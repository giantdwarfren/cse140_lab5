==> flow/design.v <==
module dat_mem #(parameter W=8,                
                           byte_count=256)(	   
  input           clk,
                  write_en,	                
  input  [$clog2(byte_count)-1:0] raddr,    
                  waddr,	                
  input  [ W-1:0] data_in,				    
  output [ W-1:0] data_out				    
    );
logic [W-1:0] core[byte_count];	 
assign      data_out = core[raddr] ;	 
always_ff @ (posedge clk)
  if (write_en)
    core[waddr] <= data_in;
endmodule
module lfsr6b(
  input              clk,
                     en,		   
			         init,		   
  input       [5:0]  taps,		   
                     start,		   
  output logic[5:0]  state);	   
  logic[5:0] taptrn;			   
  always @(posedge clk)
	if(init) begin
	  state  <= start;			   
	  taptrn <= taps;			   
	end
	else if(en)					   
	  state  <= {state[4:0],^(state&taptrn)};
endmodule
module top_level_5b(
  input          clk, init, 
  output logic   done);
  logic          wr_en;
  logic    [7:0] raddr, 
                 waddr,
                 data_in;
  logic    [7:0] data_out;             
  logic[15:0] cycle_ct = 0;
  logic load_LFSR,
        LFSR_en;
  logic[5:0] LFSR_ptrn[6];            
  assign LFSR_ptrn[0] = 6'h21;
  assign LFSR_ptrn[1] = 6'h2D;
  assign LFSR_ptrn[2] = 6'h30;
  assign LFSR_ptrn[3] = 6'h33;
  assign LFSR_ptrn[4] = 6'h36;
  assign LFSR_ptrn[5] = 6'h39;
  logic[5:0] LFSR_state[6];
  logic[5:0] match;					  
  logic[2:0] foundit;                 
  int i;
  int pre_length;
  logic checked;
  dat_mem dm1(.clk(clk),.write_en(wr_en),.raddr(raddr),.waddr(waddr),
       .data_in(data_in),.data_out(data_out));                    
  lfsr6b l0(.clk(clk) , 
         .en   (LFSR_en)  ,             
         .init (load_LFSR),	             
         .taps (6'h21)     ,     
         .start(data_out^6'h1f) ,	             
         .state(LFSR_state[0]));		    
  lfsr6b l1(.clk(clk) ,
  			.en (LFSR_en) ,
  			.init (load_LFSR),
  			.taps(6'h2D),   
  			.start(data_out^6'h1f) ,
  			.state(LFSR_state[1]));
  lfsr6b l2(.clk(clk) ,
  			.en (LFSR_en) ,
  			.init (load_LFSR),
  			.taps(6'h30),   
  			.start(data_out^6'h1f) ,
  			.state(LFSR_state[2]));
  lfsr6b l3(.clk(clk) ,
  			.en (LFSR_en) ,
  			.init (load_LFSR),
  			.taps(6'h33),   
  			.start(data_out^6'h1f) ,
  			.state(LFSR_state[3]));
  lfsr6b l4(.clk(clk) ,
  			.en (LFSR_en) ,
  			.init (load_LFSR),
  			.taps(6'h36),   
  			.start(data_out^6'h1f) ,
  			.state(LFSR_state[4]));
  lfsr6b l5(.clk(clk) ,
  			.en (LFSR_en) ,
  			.init (load_LFSR),
  			.taps(6'h39),   
  			.start(data_out^6'h1f) ,
  			.state(LFSR_state[5]));
  always_comb case(match)
    6'b10_0000: foundit = 'd5;	     
	6'b01_0000: foundit = 'd4;
	6'b00_1000: foundit = 'd3;
	6'b00_0100: foundit = 'd2;
	6'b00_0010: foundit = 'd1;
	default: foundit = 0;            
  endcase
  always @(posedge clk) begin  :clock_loop
    if(init) begin
      cycle_ct <= 0;
	  match    <= 'b0;
	  pre_length <= 7;
	  checked <= 0;
	end
    else begin
	  data_in = data_out ^ LFSR_state[foundit];
      cycle_ct <= cycle_ct + 1;
	  if(cycle_ct== 8) begin			 
	    for(i=0; i<6; i++) begin
	      match[i] <= ((LFSR_state[i] ^ (6'h1f ^ data_out[5:0])) == 0);				 
		end
	 end
	  if (cycle_ct > 8) begin
			if (checked == 0 && data_in == 8'h5f) begin
				pre_length <= pre_length + 1;
			end
			else begin
				checked <= 1;
			end
		end
    end
  end  
  always_comb begin 
    load_LFSR = 'b0; 
    LFSR_en   = 'b0;   
	wr_en     = 'b0;
	done 	  = 0;
  case(cycle_ct)
	0: begin 
           raddr     = 64;    
		   waddr     = 0;    
	     end		        
	1: begin 
           load_LFSR = 1;	   
           raddr     = 64;
		   waddr     = 0;
	     end		        
	2  : begin				   
           LFSR_en   = 1;	    
           raddr     = 64;
		   waddr     = 0;
         end
	3  : begin			        
	       LFSR_en 	= 1;
		   raddr   	= 65;			   
		   waddr	= 0;
		 end
	72  : begin
            done = 1;		 
 		    raddr =	64;
 		    waddr = 0; 
	     end
	default: begin	          
			LFSR_en = 1;
			raddr = 64 + cycle_ct - 2;
 	       if (cycle_ct > 8) begin
				if (checked == 0) begin
					waddr = 0;
					wr_en = 0;
				end
				else begin
					waddr = cycle_ct - pre_length -3;
					wr_en = 1;
				end		
	       end
	       else begin
	       		waddr = 0;
				wr_en = 0;
	       end
		end        
  endcase
end
endmodule
### From RTL to reports: top_level_5b

What the tools print for top_level_5b, step after step.
Line numbers count from 1 in the design file above.
Cell names lack the library's common part.
A cell with - has no value.

* top module: top_level_5b
* clock port: clk
* standard-cell library: sky130hd
* corner: tt_025C_1v80

### Word-level counts

Source: Yosys, flattened and elaborated. Widths are those after wreduce; folded enables and synchronous resets count as part of the registers. Registers that Yosys merges into a memory's read port (data or address) are not register bits. Print and check cells do not count. Equal cells are merged and count once.

* register bits after elaboration: 16
* bits of input ports: 2
* output and inout port bits: 1
* elaborated cells: 4

* add/sub/neg operators: 1
* eq/ne operators: 1
* mux-type cells: 1

Operators by type and width (number)
* 16-bit by 1-bit adder with 16-bit output with constant B: 1
* 16-bit by 7-bit == test with 1-bit output with constant B: 1
* 1-bit two-way mux: 1

### Longest topological paths

Yosys ltp: most cells in a row. Word level: on the elaborated netlist, between registers, memories and ports. Mapped: between sequential cells and ports; inverters and the memories' decode and read muxes count.

* depth in word-level cells: 2
* ABC_AREA: 0
* depth in mapped cells: 4
* depth with buffers taken out: 4

### Netlist

Yosys stat after the flow's synthesis: flattened, memories mapped to cells. It holds for the ABC_AREA given above (unset counts as 0); a run with the other value may have another netlist.
The area totals of this step are shown rounded.

* mapped cells: 90
* mapped area: 790 µm²
* area of sequential cells: 320 µm²
* flip-flops: 16
* buffers: 2

Cell types
* dfxtp_1: number 16, area in all 320.307 µm²
* mux2_2: number 6, area in all 67.565 µm²
* nor2_1: number 11, area in all 41.29 µm²
* nor2b_1: number 6, area in all 37.536 µm²
* nand4_1: number 5, area in all 31.28 µm²
* nor4_1: number 5, area in all 31.28 µm²
* a21oi_1: number 5, area in all 25.024 µm²
* ha_1: number 2, area in all 25.024 µm²
* nand4_4: number 1, area in all 21.27 µm²
* nand3_1: number 4, area in all 20.019 µm²
* o21ai_0: number 4, area in all 20.019 µm²
* inv_1: number 5, area in all 18.768 µm²
* xnor2_1: number 2, area in all 17.517 µm²
* nor3_1: number 3, area in all 15.014 µm²
* or3_2: number 2, area in all 15.014 µm²
* or3_1: number 2, area in all 12.512 µm²
* nand2_1: number 3, area in all 11.261 µm²
* nor4bb_1: number 1, area in all 10.01 µm²

Other cell types: 7; their cells: 7.

### Path before layout

OpenSTA on the mapped netlist: ideal clock, no wires. The path of least setup slack (recovery checks aside). Input and output delay are each 20% of the period. Register names are those of the netlist, which keeps one name where synthesis merged equal registers.

* path kind: reg-to-reg
* from: register cycle_ct[0]
* to: register cycle_ct[14]
* clock period: 2.36 ns
* library setup time: 0.121 ns
* time at the first pin: 0.000 ns
* data arrival time: 1.365 ns
* data required time: 2.239 ns
* setup slack: 0.874 ns
* delay of the path: 1.486 ns
* stages: 5
* path buffers: 0
* synthesis period reached: 1.486 ns

"delay of the path" is the arrival time less input delay plus setup time.
"stages" counts driving pins, that of a launching flip-flop among them; a cell with two outputs on the path counts twice.
"synthesis period reached" is the clock period less the worst setup slack; recovery checks do not enter. This is arithmetic on one report: input and output delays are still those of the set period (20% each).
Between the ends stands the longest chain of elaborated cells between them, by number of cells; it is not shown to be the way that was timed. Of several equally long chains one is given.
A line is the first line of the expression or statement that the cell stems from. Yosys adds cells for indexed reads and writes and turns some case tables into memories.

* cells stage by stage: dfxtp_1 ha_1 nand4_1 nor4_1 mux2_2
* cells in the longest elaborated chain: 1
* elaborated cells between the ends (all ways): 1
* RTL lines with such cells: 1
* those cells by class: add/sub: 1

RTL lines, path post-synthesis
* from (decl): line 40 `logic[15:0] cycle_ct = 0;`
* from (assign): line 104 `cycle_ct <= 0;`
* from (assign): line 111 `cycle_ct <= cycle_ct + 1;`
* 16-bit by 1-bit adder with 16-bit output: line 111
* to (assign): line 104
* to (assign): line 111
* to (decl): line 40

### Path in the finished layout

From the final timing report of run 1: the path of least setup slack in the routed layout; clock arrival at registers is part of the times.

* path kind: reg-to-output
* from: register cycle_ct[6]
* to: output done
* clock period: 1.85 ns
* external output delay: 0.37 ns
* time at the first pin: 0.28 ns
* data arrival time: 1.35 ns
* data required time: 1.48 ns
* setup slack: 0.13 ns
* stages: 4
* path buffers: 1

Between the ends stands the longest chain of elaborated cells between them, by number of cells; it is not shown to be the way that was timed. Of several equally long chains one is given.

* cells stage by stage: dfxtp_1 nor4bb_4 and4_1 buf_2
* cells in the longest elaborated chain: 2
* elaborated cells between the ends (all ways): 2
* RTL lines with such cells: 1
* those cells by class: eq/ne: 1; mux: 1

RTL lines, path post-layout
* from (decl): line 40 `logic[15:0] cycle_ct = 0;`
* from (assign): line 104 `cycle_ct <= 0;`
* from (assign): line 111 `cycle_ct <= cycle_ct + 1;`
* 16-bit by 7-bit == test with 1-bit output: line 132 `case(cycle_ct)`
* 1-bit two-way mux: line 132
* to (decl): line 34 `output logic   done);`

Subject: flow runs of top_level_5b

Hi,

Stored flow runs of top_level_5b (2 of them; Yosys, OpenROAD, sky130hd). They differ in their settings and are not a sequence. Constraints: input delay and output delay 20% of the set period each, output load 0.01 pF.
"achieved clock period" is the run's clock period less its worst setup slack. It is reckoned from that one timing run; input and output delays stay at 20% of the period that was set.
"critical path time" means the part of the period allowed to the worst setup path (the constraints hold back 20% at inputs and 20% at outputs) less its slack; where the path has registers, the arrival times of their clocks count too.
"power consumption" rests on the timing tool's default activity at the inputs, not on a simulated workload.
The results are shown rounded.

### Run 1

Settings: `period_ns=1.85`, `CORE_UTILIZATION=58`, `PLACE_DENSITY=0.91`, `TNS_END_PERCENT=15`, `GPL_TIMING_DRIVEN=0`, `GPL_ROUTABILITY_DRIVEN=0`, `CTS_CLUSTER_SIZE=85`, `CTS_CLUSTER_DIAMETER=306`, `SLEW_MARGIN=15`, `MIN_ROUTING_LAYER=met1`, `MAX_ROUTING_LAYER=met5`, `CAP_MARGIN=20`, `CORE_MARGIN=2`

- Power consumption: 570 µW
- Setup TNS: 0.000 ns
- Post-layout utilization: 68%
- Die size: 1700 µm²
- Critical path time: 1.35 ns
- Worst setup path kind: reg-to-output
- Cell area after synthesis: 790 µm²
- Setup slack of the critical path: 0.13 ns
- Achieved clock period: 1.717 ns
- Worst hold slack in the final report: 0.55 ns
- Standard-cell area after layout: 880 µm²

### Run 2

Settings: `period_ns=2.3`, `CORE_UTILIZATION=24`, `PLACE_DENSITY_LB_ADDON=0.03`, `CORE_ASPECT_RATIO=0.53`, `CORE_MARGIN=7`, `CELL_PAD_IN_SITES_DETAIL_PLACEMENT=1`, `GPL_ROUTABILITY_DRIVEN=1`, `CTS_CLUSTER_SIZE=32`, `CAP_MARGIN=20`, `SLEW_MARGIN=20`

- Power consumption: 560 µW
- Setup TNS: 0.000 ns
- Post-layout utilization: 31%
- Die size: 5200 µm²
- Critical path time: 1.53 ns
- Worst setup path kind: reg-to-output
- Cell area after synthesis: 790 µm²
- Setup slack of the critical path: 0.31 ns
- Achieved clock period: 1.992 ns
- Worst hold slack in the final report: 0.49 ns
- Standard-cell area after layout: 920 µm²

Regards
